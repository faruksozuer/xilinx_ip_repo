==> flow/design.v <==
module TRN_RMS(
    input wire clk,
    input wire reset,
    input wire [DATA_WIDTH-1:0] data_in,
	output wire rms_tlast,
    output wire [39:0] result
);
parameter DATA_WIDTH = 20;
parameter SAMPLE_COUNT = 128;
localparam SHIFT_AMOUNT = $clog2(SAMPLE_COUNT);  
reg signed [46:0] sum;  
reg [7:0] sample_counter;  
reg signed [DATA_WIDTH-1:0] square_input;
reg [39:0] result_reg;
reg [39:0] old_data;
reg rms_tlast_reg;
always @(posedge clk or posedge reset) begin
    if (reset) begin
        sum <= 0;
        sample_counter <= 0;
        square_input <= 0;
        result_reg <= 0;
		rms_tlast_reg <= 0;
		old_data <= 0;
    end else begin
        square_input <= $signed(data_in);
		sum <= sum + square_input * square_input;
		sample_counter <= sample_counter + 1;
        if (sample_counter == SAMPLE_COUNT - 1) begin
            result_reg <= sum >> SHIFT_AMOUNT;
            sum <= 0;
            sample_counter <= 0;
			old_data <= result_reg;
			rms_tlast_reg <= 1;			
        end else begin
			result_reg <= old_data;
			rms_tlast_reg <= 0;
		end 
    end
end 
assign result = result_reg;
assign rms_tlast = rms_tlast_reg;
endmodule
==> Tool chain data of TRN_RMS <==
The steps from the RTL of TRN_RMS to its reports follow in flow order.
Line numbers count from 1 in the design file above.
Library cell names are shortened.
{ "setup": {"top_module": "TRN_RMS", "clk_port": "clk", "library": "sky130hd", "lib_corner": "tt_025C_1v80"} }

==> After elaboration <==
Yosys after proc, flatten, opt, wreduce and memory -nomap, before mapping. Enables and synchronous resets that opt folds into registers are not counted as muxes. Memory bits, and registers merged into a memory's read port (data or address), are not among the register bits. Print and check cells are not counted. Equal cells are merged and count once.
{ "bits": {"output_inout_bits": 41, "register_bits": 156, "mem_bits_rw": 0, "latchBits": 0, "n_memories": 0, "clocked_rd_ports_x_width": 0, "rom_bits": 0} }
{ "classes": {"cmp": 0, "n_mux": 4, "add_sub_neg": 2, "n_eq": 1, "shifts": 0, "div": 0, "multipliers": 1, "n_logic": 0, "reduce_and_logical": 0} }
{ "ops": {"columns": ["operator", "count"], "rows": [
  ["20-bit by 20-bit multiplier with 40-bit output", 1],
  ["47-bit by 40-bit adder with 47-bit output", 1],
  ["47-bit two-way mux", 1],
  ["40-bit two-way mux", 1],
  ["8-bit by 1-bit adder with 8-bit output (second input constant)", 1],
  ["8-bit by 7-bit equality test with 1-bit output (second input constant)", 1],
  ["8-bit two-way mux", 1],
  ["1-bit two-way mux", 1]
]} }

==> Logic depth <==
Longest topological path by Yosys (ltp), each cell counted once; first at word level (registers and memories cut), then after technology mapping (sequential cells cut; the memories' decode and read muxes count).
{ "depth": {"ltp_word": 3, "ABC_AREA": 0, "mapped_depth": 27, "ltp_nobuf": 25} }

==> Netlist <==
Source: synth_stat.txt of the flow (Yosys; design flattened, memories mapped). It holds for the ABC_AREA given above (unset counts as 0); a run with the other value may have another netlist.
The area totals of this step are shown rounded.
{ "types": {"columns": ["cell_type", "count", "area_total_um2"], "rows": [
  ["fa_1", 476, 9.53E+03],
  ["dfrtp_1", 156, 3.9E+03],
  ["inv_1", 716, 2.69E+03],
  ["ha_1", 163, 2.04E+03],
  ["nand2_1", 294, 1.1E+03],
  ["and2_1", 67, 419.152],
  ["xnor2_1", 37, 324.061],
  ["nor2_1", 80, 300.288],
  ["o21ai_0", 54, 270.259],
  ["a21o_1", 31, 232.723],
  ["clkbuf_1", 54, 202.694],
  ["a21oi_1", 36, 180.173],
  ["xor2_1", 18, 157.651],
  ["mux2i_1", 8, 80.077],
  ["nand2b_1", 12, 75.072],
  ["nand3_1", 13, 65.062],
  ["nor3_1", 13, 65.062],
  ["nand4_1", 10, 62.56]
]} }
Other cell types: 49; their cells: 113.
{ "synth_totals": {"seq_area_um2": 3900, "ff_cells": 156, "area_um2": 22600, "stdcells": 2351, "buffers": 72} }

==> Path before layout <==
Path of least setup slack by OpenSTA after synthesis, without wires, with an ideal clock, recovery checks aside; 20% of the period is set as input and as output delay. Where synthesis merged equal registers, the netlist keeps one of their names.
{ "synth_timing": {"kind": "register to register", "from": "register square_input[19]", "to": "register sum[45]", "tclk_ns": 7.81, "required_ns": 7.684, "t_arrival_ns": 7.214, "path_stages": 25, "n_path_buf": 3, "t_first_pin_ns": 0.000, "path_delay_ns": 7.340, "setup_slack_ns": 0.470, "period_less_setup_slack_ns": 7.34} }
"path_delay_ns" is the arrival time less input delay plus setup time.
"path_stages" counts driving pins, that of a launching flip-flop among them; a cell with two outputs on the path counts twice.
"period_less_setup_slack_ns" = period - worst setup slack (recovery checks aside). The figure is calculated, with input and output delays left at 20% of the set period.
Between the ends stands the longest chain of elaborated cells between them, by number of cells; it is not shown to be the way that was timed. Of several equally long chains one is given.
A line is the first line of the expression or statement that the cell stems from. Yosys adds cells for indexed reads and writes and turns some case tables into memories.
A register here has more assigning lines than the two given.
{ "synth_via": {"cell_sequence": "dfrtp_1 > clkbuf_1 > buf_1 > nand2_1 > fa_1 > inv_1 > fa_1 > inv_1 > fa_1 > inv_1 > fa_1 > inv_1 > fa_1 > fa_1 > fa_1 > inv_1 > ha_1 > clkbuf_1 > a21o_1 > a21o_1 > a31o_2 > a21o_1 > a221o_1 > nor3_1 > nor3b_2", "elab_chain_len": 3, "cells_between": 3, "lines_between": 2} }
{ "synth_lines": {"columns": ["item", "line_no", "rtl"], "rows": [
  ["start: declaration", 13, "reg signed [DATA_WIDTH-1:0] square_input;"],
  ["start: assignment", 21, "square_input <= 0;"],
  ["start: assignment", 26, "square_input <= $signed(data_in);"],
  ["20-bit by 20-bit multiplier with 40-bit output", 27, "sum <= sum + square_input * square_input;"],
  ["47-bit by 40-bit adder with 47-bit output", 27, null],
  ["47-bit two-way mux", 29, "if (sample_counter == SAMPLE_COUNT - 1) begin"],
  ["end: assignment", 27, null],
  ["end: assignment", 31, "sum <= 0;"],
  ["end: declaration", 11, "reg signed [46:0] sum;"]
]} }

==> Timing after layout <==
From the final timing report of run A: the path of least setup slack in the routed layout; clock arrival at registers is part of the times.
{ "layout_timing": {"kind": "register to register", "from": "register square_input[3]", "to": "register sum[45]", "t_first_pin_ns": 0.47, "tclk_ns": 6.62, "path_stages": 25, "required_ns": 6.97, "n_path_buf": 4, "t_arrival_ns": 7.45, "setup_slack_ns": -0.48} }
Between the ends stands the longest chain of elaborated cells between them, by number of cells; it is not shown to be the way that was timed. Of several equally long chains one is given.
A register here has more assigning lines than the two given.
{ "layout_via": {"cell_sequence": "dfrtp_2 > clkbuf_16 > clkbuf_16 > nand2_4 > fa_2 > fa_4 > buf_6 > inv_4 > fa_1 > fa_1 > fa_1 > fa_1 > inv_2 > fa_1 > inv_2 > ha_4 > buf_6 > and4_4 > nand4_1 > nor3_2 > o41ai_4 > and3_4 > a211oi_4 > o21ai_1 > nor3b_2", "elab_chain_len": 3, "cells_between": 3, "lines_between": 2} }
{ "layout_lines": {"columns": ["item", "line_no", "rtl"], "rows": [
  ["start: declaration", 13, "reg signed [DATA_WIDTH-1:0] square_input;"],
  ["start: assignment", 21, "square_input <= 0;"],
  ["start: assignment", 26, "square_input <= $signed(data_in);"],
  ["20-bit by 20-bit multiplier with 40-bit output", 27, "sum <= sum + square_input * square_input;"],
  ["47-bit by 40-bit adder with 47-bit output", 27, null],
  ["47-bit two-way mux", 29, "if (sample_counter == SAMPLE_COUNT - 1) begin"],
  ["end: assignment", 27, null],
  ["end: assignment", 31, "sum <= 0;"],
  ["end: declaration", 11, "reg signed [46:0] sum;"]
]} }

Data sheet: physical implementation of TRN_RMS

Settings and measured results of 2 stored flow runs for module TRN_RMS (sky130hd), not sorted in any way. The constraints put input and output delay at 20% of the set period each and load the outputs with 0.01 pF.
"critical_path_time_ns" = time allowed to the worst setup path (clock period - input delay - output delay, where it has them) - its slack; a late launch clock adds to it, a late capture clock takes from it.
Measured values are rounded.
[
  {
    "run": "run A",
    "settings": { "period_ns": 6.62, "CORE_UTILIZATION": 19, "SETUP_SLACK_MARGIN": 0.24, "PLACE_DENSITY": 0.8, "HOLD_SLACK_MARGIN": 0.15, "TNS_END_PERCENT": 75, "ABC_AREA": 0, "GPL_TIMING_DRIVEN": 0, "CAP_MARGIN": 35, "MIN_ROUTING_LAYER": "met2", "CORE_MARGIN": 2, "SLEW_MARGIN": 20 },
    "results": { "final_setup_ws_ns": -0.482, "finalCellArea_um2": 28000, "tns_ns": -5.04, "critical_path_time_ns": 7.10, "worst_path_kind": "register to register", "ys_area_um2": 22600, "util_frac": 0.237, "design.die.area_um2": 122000 }
  },
  {
    "run": "run B",
    "settings": { "period_ns": 4.94, "CORE_UTILIZATION": 66, "PLACE_DENSITY_LB_ADDON": 0.13, "CORE_ASPECT_RATIO": 0.76, "CELL_PAD_IN_SITES_GLOBAL_PLACEMENT": 0, "CELL_PAD_IN_SITES_DETAIL_PLACEMENT": 2, "GPL_TIMING_DRIVEN": 1, "CTS_CLUSTER_SIZE": 49, "CTS_CLUSTER_DIAMETER": 158, "SLEW_MARGIN": 30, "MIN_ROUTING_LAYER": "met1", "CAP_MARGIN": 20, "CORE_MARGIN": 2 },
    "outcome": "not finished: placement ended with error DPL-0033"
  }
]
